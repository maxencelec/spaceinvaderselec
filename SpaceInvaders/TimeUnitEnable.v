==> flow/design.v <==
`timescale 1ns / 1ps
module TimeUnitEnable(
    input clk,
	input reset,
	input enable,
    output pulse
    );
	function integer Size(input integer in);
		for (Size =0 ; in >0 ; Size = Size + 1) in = in >> 1 ;
	endfunction
	parameter FREQ_CLK = 50000000 ;
	parameter FREQ_WANTED = 20000 ;
	localparam NB_TIC = FREQ_CLK/FREQ_WANTED ;  
	localparam SIZE_CPT = Size(NB_TIC) ;
	reg[SIZE_CPT-1:0] cpt ; 
	always @(posedge clk) begin
		if (reset) cpt <= 0 ;
		else if (enable) begin 
			if (cpt == NB_TIC - 1) cpt <= 0 ;
			else cpt <= cpt + 1 ;
		end
	end
	assign pulse = enable && (cpt == NB_TIC - 1) ;
endmodule
# From RTL to reports: TimeUnitEnable

The steps from the RTL of TimeUnitEnable to its reports follow in flow order.
Line numbers count from 1 in the design file above.
Operators: Yosys type, input widths -> output width; for muxes data width and select width s.
A cell with - has no value.

Top: TimeUnitEnable
Clock: clk
Cell library: sky130hd
Timing corner: tt_025C_1v80

# After elaboration

Source: Yosys, flattened and elaborated, memories not mapped. Widths are those after wreduce; folded enables and synchronous resets count as part of the registers. Registers that Yosys merges into a memory's read port (data or address) are not register bits. Print and check cells do not count. Equal cells are merged and count once.

Flip-flop bits (word level): 12
Latch bits: 0
Memory bits (writable): 0
Memory bits (read-only): 0
Clocked read ports x word width: 0
Memories kept: 0
Output and inout bits: 1
Elaborated cells: 5

Add/sub/neg operators: 1
Multiply operators: 0
Divide/modulo/power cells: 0
Magnitude comparators: 0
Equal/unequal tests: 1
Shifts and indexed selects: 0
Multiplexer cells: 1
Bitwise logic cells: 0
Reduce/logical cells: 1

Operator list:

| operator              | number |
| $add 12x1->12 const B | 1 |
| $eq 12x12->1 const B  | 1 |
| $mux 12               | 1 |
| $logic_and 1x1->1     | 1 |

# Logic depth

Yosys ltp: most cells in a row. Word level: on the elaborated netlist, between registers, memories and ports. Mapped: between sequential cells and ports; inverters and the memories' decode and read muxes count.

Word-level depth: 2
ABC_AREA: 0
Mapped depth: 5

# Netlist

Yosys stat after the flow's synthesis: flattened, memories mapped to cells. It holds for the ABC_AREA given above (unset counts as 0); a run with the other value may have another netlist.
The area totals of this step are shown rounded.

Standard cells after synthesis: 63
Chip area (Yosys): 560 sq um
Flip-flops: 12

Cell types:

| cell                      | number |
| sky130_fd_sc_hd__dfxtp_1  | 12 |
| sky130_fd_sc_hd__xnor2_1  | 8 |
| sky130_fd_sc_hd__nor2_1   | 15 |
| sky130_fd_sc_hd__o41ai_4  | 1 |
| sky130_fd_sc_hd__xor2_1   | 3 |
| sky130_fd_sc_hd__nor3_1   | 4 |
| sky130_fd_sc_hd__nand4_1  | 3 |
| sky130_fd_sc_hd__nand2_1  | 4 |
| sky130_fd_sc_hd__nand3_1  | 3 |
| sky130_fd_sc_hd__ha_1     | 1 |
| sky130_fd_sc_hd__nor4_1   | 2 |
| sky130_fd_sc_hd__buf_6    | 1 |
| sky130_fd_sc_hd__inv_1    | 3 |
| sky130_fd_sc_hd__or4_4    | 1 |
| sky130_fd_sc_hd__mux2i_1  | 1 |
| sky130_fd_sc_hd__clkbuf_1 | 1 |

# Worst setup path after synthesis

Source: OpenSTA report_checks on the synthesized netlist (no wires, ideal clock, input and output delay 20% of the period each), path of least setup slack; recovery checks are left aside. Register names are those of the netlist, which keeps one name where synthesis merged equal registers.

Path type: register to output
From: register cpt[2]
To: output port pulse
Clock period: 1.71 ns
Time at the first pin: 0.000 ns
Arrival time: 1.336 ns
Setup slack: 0.032 ns
Delay of the path: 1.336 ns
Stages on the path: 3
Synthesis period reached: 1.678 ns

"delay of the path" is the arrival time less input delay plus setup time.
A path that ends at an output port has no setup time.
"stages on the path": output pins that drive a net of the path, with the launching flip-flop's if there is one; two outputs of one cell count as two.
"synthesis period reached" is the clock period less the worst setup slack; recovery checks do not enter. This is arithmetic on one report: input and output delays are still those of the set period (20% each).
Between the ends stands the longest chain of elaborated cells between them, by number of cells; it is not shown to be the way that was timed. Of several equally long chains one is given.
Each line given opens the expression or statement behind the cell; cells for indexed reads and writes are added by Yosys, which also makes memories of some case tables.
At most two assigning lines are given for a register; there are more.

Path through: sky130_fd_sc_hd__dfxtp_1 sky130_fd_sc_hd__or4_4 sky130_fd_sc_hd__nor4_1
Length of the longest elaborated chain: 2
Elaborated cells between the ends (all ways): 2
Classes of those cells: eq/ne (1); reduce/logical (1)

RTL lines, path after synthesis:

| element           | RTL line | source |
| from (decl)       | 15       | `reg[SIZE_CPT-1:0] cpt ;` |
| from (assign)     | 17       | `if (reset) cpt <= 0 ;` |
| from (assign)     | 20       | `else cpt <= cpt + 1 ;` |
| $eq 12x12->1      | 23       | `assign pulse = enable && (cpt == NB_TIC - 1) ;` |
| $logic_and 1x1->1 | 23       |  |
| to (decl)         | 6        | `output pulse` |

# Worst path after layout

Path of least setup slack in the final report of flow run 1 (OpenROAD, finished layout, wires in). Where an end is a register, its clock arrival counts in the times.

Path type: register to output
From: register cpt[3]
To: output port pulse
Clock period: 1.5 ns
Time at the first pin: 0.27 ns
Arrival time: 1.44 ns
Setup slack: -0.24 ns
Stages on the path: 4

Between the ends stands the longest chain of elaborated cells between them, by number of cells; it is not shown to be the way that was timed. Of several equally long chains one is given.
At most two assigning lines are given for a register; there are more.

Path through: sky130_fd_sc_hd__dfxtp_2 sky130_fd_sc_hd__or4_4 sky130_fd_sc_hd__nor4_2 sky130_fd_sc_hd__buf_2
Length of the longest elaborated chain: 2
Elaborated cells between the ends (all ways): 2
Classes of those cells: eq/ne (1); reduce/logical (1)

RTL lines, path after layout:

| element           | RTL line | source |
| from (decl)       | 15       | `reg[SIZE_CPT-1:0] cpt ;` |
| from (assign)     | 17       | `if (reset) cpt <= 0 ;` |
| from (assign)     | 20       | `else cpt <= cpt + 1 ;` |
| $eq 12x12->1      | 23       | `assign pulse = enable && (cpt == NB_TIC - 1) ;` |
| $logic_and 1x1->1 | 23       |  |
| to (decl)         | 6        | `output pulse` |

Lab notebook: TimeUnitEnable

Flow measurements of TimeUnitEnable on sky130hd: 2 stored runs with different settings, listed in no order. Input and output delays are each 20% of the period that was set; the output load is 0.01 pF.
By "worst path time" is meant the share of the clock period that the worst setup path is allowed (20% is reserved at inputs, 20% at outputs), minus its slack. Clock arrival times at its registers enter into it.
"power" rests on the timing tool's default activity at the inputs, not on a simulated workload.
Values from the reports are rounded here.

## Flow run 1

==> flow/run.sh <==
#!/bin/bash
# the make line also repeats the synthesis and layout settings of config.mk as NAME=value (left out here)
make -C /OpenROAD-flow-scripts/flow DESIGN_CONFIG=/design/flow/config.mk WORK_HOME=/design/flow/orfs CLKGATE_MAP_FILE= finish
==> flow/config.mk <==
export PLATFORM = sky130hd
export DESIGN_NAME = TimeUnitEnable
export DESIGN_NICKNAME = TimeUnitEnable
export VERILOG_FILES = /design/flow/design.v
export SDC_FILE = /design/flow/constraint.sdc
export NUM_CORES = 4
export LEC_CHECK = 0
export CAP_MARGIN = 20
export CORE_MARGIN = 2
export CORE_UTILIZATION = 40
export SLEW_MARGIN = 20
==> flow/constraint.sdc <==
create_clock -name core_clock -period 1.5 [get_ports {clk}]
set_input_delay 0.3000 -clock core_clock [delete_from_list [all_inputs] [get_ports {clk}]]
set_output_delay 0.3000 -clock core_clock [all_outputs]
set_load 0.01 [all_outputs]

| result of flow run 1 | value |
|---|---|
| cell area after synthesis | 560 sq um |
| die outline area | 1700 sq um |
| post-route utilization | 61 % |
| worst setup slack after layout | -0.24 ns |
| power | 0.64 mW |
| worst path time | 1.44 ns |
| type of the worst setup path | register to output |

## Flow run 2

==> flow/run.sh <==
#!/bin/bash
# the make line also repeats the synthesis and layout settings of config.mk as NAME=value (left out here)
make -C /OpenROAD-flow-scripts/flow DESIGN_CONFIG=/design/flow/config.mk WORK_HOME=/design/flow/orfs CLKGATE_MAP_FILE= finish
==> flow/config.mk <==
export PLATFORM = sky130hd
export DESIGN_NAME = TimeUnitEnable
export DESIGN_NICKNAME = TimeUnitEnable
export VERILOG_FILES = /design/flow/design.v
export SDC_FILE = /design/flow/constraint.sdc
export NUM_CORES = 4
export LEC_CHECK = 0
export ABC_AREA = 0
export CAP_MARGIN = 20
export CELL_PAD_IN_SITES_GLOBAL_PLACEMENT = 1
export CORE_ASPECT_RATIO = 0.99
export CORE_MARGIN = 2
export CORE_UTILIZATION = 49
export CTS_CLUSTER_DIAMETER = 163
export CTS_CLUSTER_SIZE = 11
export GPL_ROUTABILITY_DRIVEN = 1
export MAX_ROUTING_LAYER = met5
export MIN_ROUTING_LAYER = met2
export PLACE_DENSITY_LB_ADDON = 0.23
export SETUP_SLACK_MARGIN = 0.12
export SLEW_MARGIN = 20
==> flow/constraint.sdc <==
create_clock -name core_clock -period 2.56 [get_ports {clk}]
set_input_delay 0.5120 -clock core_clock [delete_from_list [all_inputs] [get_ports {clk}]]
set_output_delay 0.5120 -clock core_clock [all_outputs]
set_load 0.01 [all_outputs]

| result of flow run 2 | value |
|---|---|
| cell area after synthesis | 560 sq um |
| die outline area | 1400 sq um |
| post-route utilization | 58 % |
| worst setup slack after layout | 0.27 ns |
| power | 0.33 mW |
| worst path time | 1.78 ns |
| type of the worst setup path | register to output |
